==> flow/design.v <==
module sequential_booth_multiplier #(
    parameter DATA_WIDTH = 32,
    parameter RADIX = 16
) (
    input  logic [DATA_WIDTH - 1:0]       operand_A_i,
    input  logic [DATA_WIDTH - 1:0]       operand_B_i,
    input  logic                          clk_i,
    input  logic                          clk_en_i,
    input  logic                          rst_n_i,
    input  logic                          valid_entry_i,
    output logic [(2 * DATA_WIDTH) - 1:0] result_o,
    output logic                          data_valid_o,
    output logic                          idle_o
);
    localparam COUNTER_BITS = $clog2(DATA_WIDTH / $clog2(RADIX));
    localparam RECODED_BITS = $clog2(RADIX);
    localparam SHIFT_AMOUNT = RECODED_BITS;
    localparam TOTAL_BITS = DATA_WIDTH + (SHIFT_AMOUNT - 1);
    typedef enum logic {IDLE, MULTIPLY} fsm_state_t;
    fsm_state_t state_CRT, state_NXT;
    logic [COUNTER_BITS - 1:0] counter_CRT, counter_NXT;
        always_ff @(posedge clk_i ) begin : state_register
            if (!rst_n_i) begin 
                state_CRT <= IDLE;
            end else if (clk_en_i) begin 
                state_CRT <= state_NXT;
            end           
        end : state_register
        always_comb begin : next_state_logic
            case (state_CRT)
                IDLE:     state_NXT = (valid_entry_i) ? MULTIPLY : IDLE;
                MULTIPLY: state_NXT = (counter_CRT == (2**COUNTER_BITS - 1)) ? IDLE : MULTIPLY;
                default:  state_NXT = IDLE;
            endcase
        end : next_state_logic
    typedef struct packed {
        logic signed [TOTAL_BITS - 1:0] _P; 
        logic signed [DATA_WIDTH - 1:0] _A; 
        logic                           _L; 
    } reg_pair_s;
    reg_pair_s reg_pair_ff_CRT, reg_pair_ff_NXT;
    logic [TOTAL_BITS - 1:0] partial_product;
    logic [TOTAL_BITS - 1:0] reg_B_ff_CRT, reg_B_ff_NXT;
    reg_pair_s partial_product_sh;
    logic data_valid_CRT, data_valid_NXT;
        always_comb begin : datapath_logic
            case (state_CRT)
                IDLE: begin 
                    reg_pair_ff_NXT._P = 'b0;
                    reg_pair_ff_NXT._A = operand_A_i;
                    reg_pair_ff_NXT._L = 1'b0;
                    reg_B_ff_NXT = $signed(operand_B_i);
                    counter_NXT = 'b0;
                    data_valid_NXT = 1'b0;
                end
                MULTIPLY: begin 
                    reg_pair_ff_NXT = partial_product_sh;
                    reg_B_ff_NXT = reg_B_ff_CRT;
                    counter_NXT = counter_CRT + 1;
                    data_valid_NXT = (counter_CRT == (2**COUNTER_BITS - 1));
                end
          endcase
        end : datapath_logic
        always_ff @(posedge clk_i) begin : datapath_register
            if (clk_en_i) begin
                reg_pair_ff_CRT <= reg_pair_ff_NXT;
                reg_B_ff_CRT <= reg_B_ff_NXT;              
            end
        end : datapath_register
    logic [TOTAL_BITS - 1:0] reg_B_sel;
    generate
        if (RADIX == 2) begin 
            always_comb begin
                case ({reg_pair_ff_CRT._A[RECODED_BITS - 1:0], reg_pair_ff_CRT._L})    
                    2'b00,
                    2'b11:    reg_B_sel = 'b0;
                    2'b01:    reg_B_sel = reg_B_ff_CRT; 
                    2'b10:    reg_B_sel = -reg_B_ff_CRT;  
                endcase
                partial_product = reg_pair_ff_CRT._P + reg_B_sel; 
                partial_product_sh = $signed({partial_product, reg_pair_ff_CRT._A, reg_pair_ff_CRT._L}) >>> SHIFT_AMOUNT;
            end
        end else if (RADIX == 4) begin 
            always_comb begin  
                case ({reg_pair_ff_CRT._A[RECODED_BITS - 1:0], reg_pair_ff_CRT._L})    
                    3'b000,
                    3'b111:   reg_B_sel = 'b0;
                    3'b001,
                    3'b010:   reg_B_sel = reg_B_ff_CRT;
                    3'b011:   reg_B_sel = reg_B_ff_CRT << 1;   
                    3'b100:   reg_B_sel = -(reg_B_ff_CRT << 1);   
                    3'b101,
                    3'b110:   reg_B_sel = -reg_B_ff_CRT;
                endcase
                partial_product = reg_pair_ff_CRT._P + reg_B_sel;
                partial_product_sh = $signed({partial_product, reg_pair_ff_CRT._A, reg_pair_ff_CRT._L}) >>> SHIFT_AMOUNT;
            end
        end else if (RADIX == 8) begin 
            always_comb begin 
                case ({reg_pair_ff_CRT._A[RECODED_BITS - 1:0], reg_pair_ff_CRT._L})    
                    4'b0000,
                    4'b1111:    reg_B_sel = 'b0;
                    4'b0001,
                    4'b0010:    reg_B_sel = reg_B_ff_CRT;
                    4'b0011,
                    4'b0100:    reg_B_sel = (reg_B_ff_CRT << 1);   
                    4'b0101,
                    4'b0110:    reg_B_sel = ((reg_B_ff_CRT << 1) + reg_B_ff_CRT);
                    4'b0111:    reg_B_sel = (reg_B_ff_CRT << 2);
                    4'b1000:    reg_B_sel = -(reg_B_ff_CRT << 2);
                    4'b1001,
                    4'b1010:    reg_B_sel = -((reg_B_ff_CRT << 1) + reg_B_ff_CRT);
                    4'b1011,
                    4'b1100:    reg_B_sel = -(reg_B_ff_CRT << 1);   
                    4'b1101,
                    4'b1110:    reg_B_sel = -reg_B_ff_CRT;
                endcase
                partial_product = reg_pair_ff_CRT._P + reg_B_sel;
                partial_product_sh = $signed({partial_product, reg_pair_ff_CRT._A, reg_pair_ff_CRT._L}) >>> SHIFT_AMOUNT;
            end
        end else if (RADIX == 16) begin 
            always_comb begin
                case ({reg_pair_ff_CRT._A[RECODED_BITS - 1:0], reg_pair_ff_CRT._L})    
                    5'b00000,
                    5'b11111:    reg_B_sel = 'b0;   
                    5'b00001,
                    5'b00010:    reg_B_sel = reg_B_ff_CRT;   
                    5'b00011,
                    5'b00100:    reg_B_sel = (reg_B_ff_CRT << 1);   
                    5'b00101,
                    5'b00110:    reg_B_sel = ((reg_B_ff_CRT << 1) + reg_B_ff_CRT);    
                    5'b00111,
                    5'b01000:    reg_B_sel = (reg_B_ff_CRT << 2);   
                    5'b01001,
                    5'b01010:    reg_B_sel = ((reg_B_ff_CRT << 2) + reg_B_ff_CRT);    
                    5'b01011,
                    5'b01100:    reg_B_sel = ((reg_B_ff_CRT << 2) + (reg_B_ff_CRT << 1));   
                    5'b01101,
                    5'b01110:    reg_B_sel = ((reg_B_ff_CRT << 2) + (reg_B_ff_CRT << 1) + reg_B_ff_CRT);   
                    5'b01111:    reg_B_sel = (reg_B_ff_CRT << 3);    
                    5'b10000:    reg_B_sel = -(reg_B_ff_CRT << 3);    
                    5'b10001,
                    5'b10010:    reg_B_sel = -((reg_B_ff_CRT << 2) + (reg_B_ff_CRT << 1) + reg_B_ff_CRT);    
                    5'b10011,
                    5'b10100:    reg_B_sel = -((reg_B_ff_CRT << 2) + (reg_B_ff_CRT << 1));    
                    5'b10101,
                    5'b10110:    reg_B_sel = -((reg_B_ff_CRT << 2) + reg_B_ff_CRT);   
                    5'b10111,
                    5'b11000:    reg_B_sel = -(reg_B_ff_CRT << 2);    
                    5'b11001,
                    5'b11010:    reg_B_sel = -((reg_B_ff_CRT << 1) + reg_B_ff_CRT);    
                    5'b11011,
                    5'b11100:    reg_B_sel = -(reg_B_ff_CRT << 1);    
                    5'b11101,
                    5'b11110:    reg_B_sel = -reg_B_ff_CRT;   
                endcase
                partial_product = reg_pair_ff_CRT._P + reg_B_sel;
                partial_product_sh = $signed({partial_product, reg_pair_ff_CRT._A, reg_pair_ff_CRT._L}) >>> SHIFT_AMOUNT;
            end
        end
    endgenerate 
        always_ff @(posedge clk_i ) begin : counter_logic
            if (!rst_n_i) begin
                counter_CRT <= 'b0;
            end else if (clk_en_i) begin 
                counter_CRT <= counter_NXT;
            end           
        end : counter_logic
        always_ff @(posedge clk_i) begin : valid_register
            if (!rst_n_i) begin 
                data_valid_CRT <= 'b0;
            end else if (clk_en_i) begin 
                data_valid_CRT <= data_valid_NXT;
            end
        end : valid_register
    assign data_valid_o = data_valid_CRT;
    assign result_o = {reg_pair_ff_CRT._P[DATA_WIDTH - 1:0], reg_pair_ff_CRT._A};
    assign idle_o = (state_NXT == IDLE);
endmodule : sequential_booth_multiplier
Reports on sequential_booth_multiplier
Tool output for the design above, in the order of the flow.
Line numbers count from 1 in the design file above.
Library cell names are shortened.
{"block": "design", "design": "sequential_booth_multiplier", "clk_port": "clk_i", "library": "sky130hd", "lib_corner": "tt_025C_1v80"}

After elaboration
Yosys after proc, flatten, opt, wreduce and memory -nomap, before mapping. Memory bits, and registers merged into a memory's read port (data or address), are not among the register bits. Print and check cells are not counted. Equal cells are merged and count once.
{"block": "word_totals", "latchBits": 0, "register_bits": 108, "mem_count": 0, "ramBits": 0, "in_bits": 68, "rom_bits": 0, "out_inout_bits": 66, "clocked_rd_ports_x_width": 0}
{"block": "op_classes", "cmp": 0, "mux": 10, "add_sub_neg": 14, "shift": 0, "equal": 32, "n_div": 0, "n_mul": 0, "reduce_and_logical": 17, "bitwise": 2}
{"block": "op_table", "cell": "35-bit case mux with 17-bit select", "n": 1}
{"block": "op_table", "cell": "35-bit negation", "n": 8}
{"block": "op_table", "cell": "35-bit adder", "n": 5}
{"block": "op_table", "cell": "5-bit equality test (second input constant)", "n": 16}
{"block": "op_table", "cell": "35-bit case mux with 2-bit select", "n": 1}
{"block": "op_table", "cell": "32-bit case mux with 2-bit select", "n": 1}
{"block": "op_table", "cell": "5-bit by 4-bit equality test with 1-bit output (second input constant)", "n": 8}
{"block": "op_table", "cell": "35-bit two-way mux", "n": 1}
{"block": "op_table", "cell": "2-bit OR reduction", "n": 15}
{"block": "op_table", "cell": "5-bit by 3-bit equality test with 1-bit output (second input constant)", "n": 4}
{"block": "op_table", "cell": "5-bit by 2-bit equality test with 1-bit output (second input constant)", "n": 2}
{"block": "op_table", "cell": "3-bit case mux with 2-bit select", "n": 1}
{"block": "op_table", "cell": "1-bit case mux with 2-bit select", "n": 3}
{"block": "op_table", "cell": "5-bit by 1-bit equality test with 1-bit output (second input constant)", "n": 1}
{"block": "op_table", "cell": "5-bit zero test", "n": 1}
{"block": "op_table", "cell": "3-bit by 1-bit adder with 3-bit output (second input constant)", "n": 1}
{"block": "op_table", "cell": "3-bit equality test (second input constant)", "n": 1}
{"block": "op_table", "cell": "1-bit NOT", "n": 2}
{"block": "op_table", "cell": "2-bit AND reduction", "n": 1}
{"block": "op_table", "cell": "1-bit two-way mux", "n": 2}

Longest topological paths
Depth = most cells in a row (Yosys ltp): at word level without a register or memory, in the mapped netlist without a sequential cell, where the memories' decode and read muxes count.
{"block": "depth", "depth_word": 6, "ABC_AREA": 0, "mapped_depth": 36, "depth_no_buf": 33}

After synthesis
Yosys stat after the flow's synthesis: flattened, memories mapped to cells. It holds for the ABC_AREA given above (unset counts as 0); a run with the other value may have another netlist.
The area totals of this step are shown rounded.
{"block": "by_type", "cell_type": "edfxtp_1", "n": 96}
{"block": "by_type", "cell_type": "ha_1", "n": 161}
{"block": "by_type", "cell_type": "xnor2_1", "n": 142}
{"block": "by_type", "cell_type": "a21oi_1", "n": 174}
{"block": "by_type", "cell_type": "o21ai_0", "n": 147}
{"block": "by_type", "cell_type": "nand2_1", "n": 189}
{"block": "by_type", "cell_type": "xor2_1", "n": 67}
{"block": "by_type", "cell_type": "nor2_1", "n": 151}
{"block": "by_type", "cell_type": "buf_4", "n": 65}
{"block": "by_type", "cell_type": "a21o_1", "n": 64}
{"block": "by_type", "cell_type": "a221oi_1", "n": 51}
{"block": "by_type", "cell_type": "clkbuf_1", "n": 96}
{"block": "by_type", "cell_type": "mux2_2", "n": 32}
{"block": "by_type", "cell_type": "and2_1", "n": 52}
{"block": "by_type", "cell_type": "inv_1", "n": 85}
{"block": "by_type", "cell_type": "o211ai_1", "n": 39}
{"block": "by_type", "cell_type": "nand3_1", "n": 58}
{"block": "by_type", "cell_type": "nor3_1", "n": 56}
Other cell types: 81; their cells: 569.
{"block": "mapped", "flip_flops": 101, "mapped_cells": 2294, "sequential_area_um2": 3000, "buf_cells": 171, "yosys_area_um2": 18000}

Path before layout
Source: OpenSTA report_checks on the synthesized netlist (no wires, ideal clock, input and output delay 20% of the period each), path of least setup slack; recovery checks are left aside. Register names are those of the netlist, which keeps one name where synthesis merged equal registers.
{"block": "synth_path", "kind": "register to register", "startpoint": "register reg_B_ff_CRT[1]", "endpoint": "register reg_pair_ff_CRT", "setup_time_ps": 255, "clock_period_ps": 7810, "stages": 31, "launch_ps": 0, "path_delay_ps": 7638, "slack_ps": 173, "t_arrival_ps": 7383, "path_buffers": 0, "synth_period_reached_ps": 7637}
"path_delay_ps" is the arrival time less input delay plus setup time.
"stages" counts driving pins, that of a launching flip-flop among them; a cell with two outputs on the path counts twice.
"synth_period_reached_ps" = period - worst setup slack (recovery checks aside). The figure is calculated, with input and output delays left at 20% of the set period.
Where an end lacks its bit number, it is one bit of the signal, or one of the new flip-flops if synthesis recoded a state register.
The rows between start and end are the longest chain of elaborated cells between them; the timing report does not say that the signal goes this way. Where chains are equally long, one stands for them.
A line is the first line of the expression or statement that the cell stems from. Yosys adds cells for indexed reads and writes and turns some case tables into memories.
{"block": "synth_via", "path_cell_list": "edfxtp_1 -> ha_1 -> fa_1 -> a21o_1 -> a2111o_1 -> and2_1 -> xor2_1 -> ha_1 -> nand2_1 -> nor2_1 -> a21o_1 -> a21o_1 -> xor2_1 -> nand2b_1 -> or4_4 -> or3_4 -> nand3b_4 -> nand2b_1 -> xor2_1 -> nor2_1 -> or4_1 -> ha_1 -> a21o_1 -> nand2_1 -> nor2b_1 -> nor2_1 -> a2111oi_0 -> nand2b_1 -> a21oi_1 -> xor2_1 -> and2_1", "elab_chain_len": 6, "cells_between": 15, "classes_between": "add/sub: 13; mux: 2"}
{"block": "synth_lines", "item": "from (decl)", "line": 43, "rtl": "logic [TOTAL_BITS - 1:0] reg_B_ff_CRT, reg_B_ff_NXT;"}
{"block": "synth_lines", "item": "from (assign)", "line": 67, "rtl": "reg_B_ff_CRT <= reg_B_ff_NXT;"}
{"block": "synth_lines", "item": "35-bit adder (2 in a row)", "line": 143, "rtl": "5'b10010:    reg_B_sel = -((reg_B_ff_CRT << 2) + (reg_B_ff_CRT << 1) + reg_B_ff_CRT);"}
{"block": "synth_lines", "item": "35-bit negation", "line": 143}
{"block": "synth_lines", "item": "35-bit case mux with 17-bit select", "line": 123, "rtl": "case ({reg_pair_ff_CRT._A[RECODED_BITS - 1:0], reg_pair_ff_CRT._L})"}
{"block": "synth_lines", "item": "35-bit adder", "line": 157}
{"block": "synth_lines", "item": "35-bit case mux with 2-bit select", "line": 47, "rtl": "case (state_CRT)"}
{"block": "synth_lines", "item": "to (assign)", "line": 66, "rtl": "reg_pair_ff_CRT <= reg_pair_ff_NXT;"}
{"block": "synth_lines", "item": "to (decl)", "line": 41, "rtl": "reg_pair_s reg_pair_ff_CRT, reg_pair_ff_NXT;"}

Path in the finished layout
Path of least setup slack in the final report of run 1 (OpenROAD, finished layout, wires in). Where an end is a register, its clock arrival counts in the times.
The path's times are printed in steps of 10 ps; the period is the one set.
{"block": "layout_path", "kind": "register to register", "startpoint": "register reg_B_ff_CRT[0]", "endpoint": "register reg_pair_ff_CRT", "clock_period_ps": 12400, "path_buffers": 0, "launch_ps": 380, "t_arrival_ps": 9090, "stages": 32, "setup_time_ps": 250, "slack_ps": 3450}
Where an end lacks its bit number, it is one bit of the signal, or one of the new flip-flops if synthesis recoded a state register.
The rows between start and end are the longest chain of elaborated cells between them; the timing report does not say that the signal goes this way. Where chains are equally long, one stands for them.
{"block": "layout_via", "path_cell_list": "edfxtp_1 -> ha_1 -> fa_1 -> a21o_1 -> a2111o_1 -> and2_1 -> a41o_1 -> xnor2_1 -> inv_1 -> ha_1 -> nand4_1 -> o31ai_1 -> a22oi_1 -> and3_1 -> a221o_1 -> a221oi_1 -> nor3_1 -> nand2b_1 -> xor2_1 -> nor2_1 -> or4_1 -> ha_1 -> a21o_1 -> nand2_1 -> nor2b_1 -> nor2_1 -> a221oi_1 -> a31o_2 -> nor4b_1 -> nor3_1 -> nand2b_1 -> mux2i_1", "elab_chain_len": 6, "cells_between": 15, "classes_between": "add/sub: 13; mux: 2"}
{"block": "layout_lines", "item": "from (decl)", "line": 43, "rtl": "logic [TOTAL_BITS - 1:0] reg_B_ff_CRT, reg_B_ff_NXT;"}
{"block": "layout_lines", "item": "from (assign)", "line": 67, "rtl": "reg_B_ff_CRT <= reg_B_ff_NXT;"}
{"block": "layout_lines", "item": "35-bit adder (2 in a row)", "line": 143, "rtl": "5'b10010:    reg_B_sel = -((reg_B_ff_CRT << 2) + (reg_B_ff_CRT << 1) + reg_B_ff_CRT);"}
{"block": "layout_lines", "item": "35-bit negation", "line": 143}
{"block": "layout_lines", "item": "35-bit case mux with 17-bit select", "line": 123, "rtl": "case ({reg_pair_ff_CRT._A[RECODED_BITS - 1:0], reg_pair_ff_CRT._L})"}
{"block": "layout_lines", "item": "35-bit adder", "line": 157}
{"block": "layout_lines", "item": "35-bit case mux with 2-bit select", "line": 47, "rtl": "case (state_CRT)"}
{"block": "layout_lines", "item": "to (assign)", "line": 66, "rtl": "reg_pair_ff_CRT <= reg_pair_ff_NXT;"}
{"block": "layout_lines", "item": "to (decl)", "line": 41, "rtl": "reg_pair_s reg_pair_ff_CRT, reg_pair_ff_NXT;"}

Measured data: module sequential_booth_multiplier, platform sky130hd, 2 stored runs of the flow under differing settings, order arbitrary. Input and output delays are each 20% of the period that was set; the output load is 0.01 pF.
"achieved_clock_period_ps" means the clock period less the worst setup slack. The figure is calculated, with input and output delays left at 20% of the set period.
"worst_setup_path_time_ps" = time allowed to the worst setup path (clock period - input delay - output delay, where it has them) - its slack; a late launch clock adds to it, a late capture clock takes from it.
"power_uw" rests on the timing tool's default activity at the inputs, not on a simulated workload.
"worst_setup_path_time_ps" is known to 10 ps.
The measured numbers are rounded.

Run 1
==> flow/run.sh <==
#!/bin/bash
# the make line also repeats the synthesis and layout settings of config.mk as NAME=value (left out here)
make -C /OpenROAD-flow-scripts/flow DESIGN_CONFIG=/design/flow/config.mk WORK_HOME=/design/flow/orfs CLKGATE_MAP_FILE= finish
==> flow/config.mk <==
export PLATFORM = sky130hd
export DESIGN_NAME = sequential_booth_multiplier
export DESIGN_NICKNAME = sequential_booth_multiplier
export VERILOG_FILES = /design/flow/design.v
export SDC_FILE = /design/flow/constraint.sdc
export NUM_CORES = 4
export LEC_CHECK = 0
export ABC_AREA = 0
export CAP_MARGIN = 20
export CORE_MARGIN = 2
export CORE_UTILIZATION = 57
export CTS_CLUSTER_DIAMETER = 245
export CTS_CLUSTER_SIZE = 99
export GPL_ROUTABILITY_DRIVEN = 0
export PLACE_DENSITY_LB_ADDON = 0.28
export SETUP_SLACK_MARGIN = -1.03
export SLEW_MARGIN = 20
==> flow/constraint.sdc <==
create_clock -name core_clock -period 12.4 [get_ports {clk_i}]
set_input_delay 2.4800 -clock core_clock [delete_from_list [all_inputs] [get_ports {clk_i}]]
set_output_delay 2.4800 -clock core_clock [all_outputs]
set_load 0.01 [all_outputs]

==> results of run 1, as JSON <==
{
  "achieved_clock_period_ps": 8954,
  "fin_ws_ps": 3400,
  "stdcell_area_um2": 19000,
  "tns_ps": 0,
  "final_util_pct": 63,
  "power_uw": 2300,
  "holdWs_ps": 480,
  "total_die_area_um2": 33000,
  "ys_area_um2": 18000,
  "worst_setup_path_time_ps": 8950,
  "worst_setup_path_type": "register to register"
}

Run 2
==> flow/run.sh <==
#!/bin/bash
# the make line also repeats the synthesis and layout settings of config.mk as NAME=value (left out here)
make -C /OpenROAD-flow-scripts/flow DESIGN_CONFIG=/design/flow/config.mk WORK_HOME=/design/flow/orfs CLKGATE_MAP_FILE= finish
==> flow/config.mk <==
export PLATFORM = sky130hd
export DESIGN_NAME = sequential_booth_multiplier
export DESIGN_NICKNAME = sequential_booth_multiplier
export VERILOG_FILES = /design/flow/design.v
export SDC_FILE = /design/flow/constraint.sdc
export NUM_CORES = 4
export LEC_CHECK = 0
export CAP_MARGIN = 20
export CORE_MARGIN = 2
export CORE_UTILIZATION = 40
export SLEW_MARGIN = 20
==> flow/constraint.sdc <==
create_clock -name core_clock -period 14.2 [get_ports {clk_i}]
set_input_delay 2.8400 -clock core_clock [delete_from_list [all_inputs] [get_ports {clk_i}]]
set_output_delay 2.8400 -clock core_clock [all_outputs]
set_load 0.01 [all_outputs]

==> results of run 2, as JSON <==
{
  "achieved_clock_period_ps": 9010,
  "fin_ws_ps": 5200,
  "stdcell_area_um2": 20000,
  "tns_ps": 0,
  "final_util_pct": 44,
  "power_uw": 2000,
  "holdWs_ps": 480,
  "total_die_area_um2": 46000,
  "ys_area_um2": 18000,
  "worst_setup_path_time_ps": 9010,
  "worst_setup_path_type": "register to register"
}
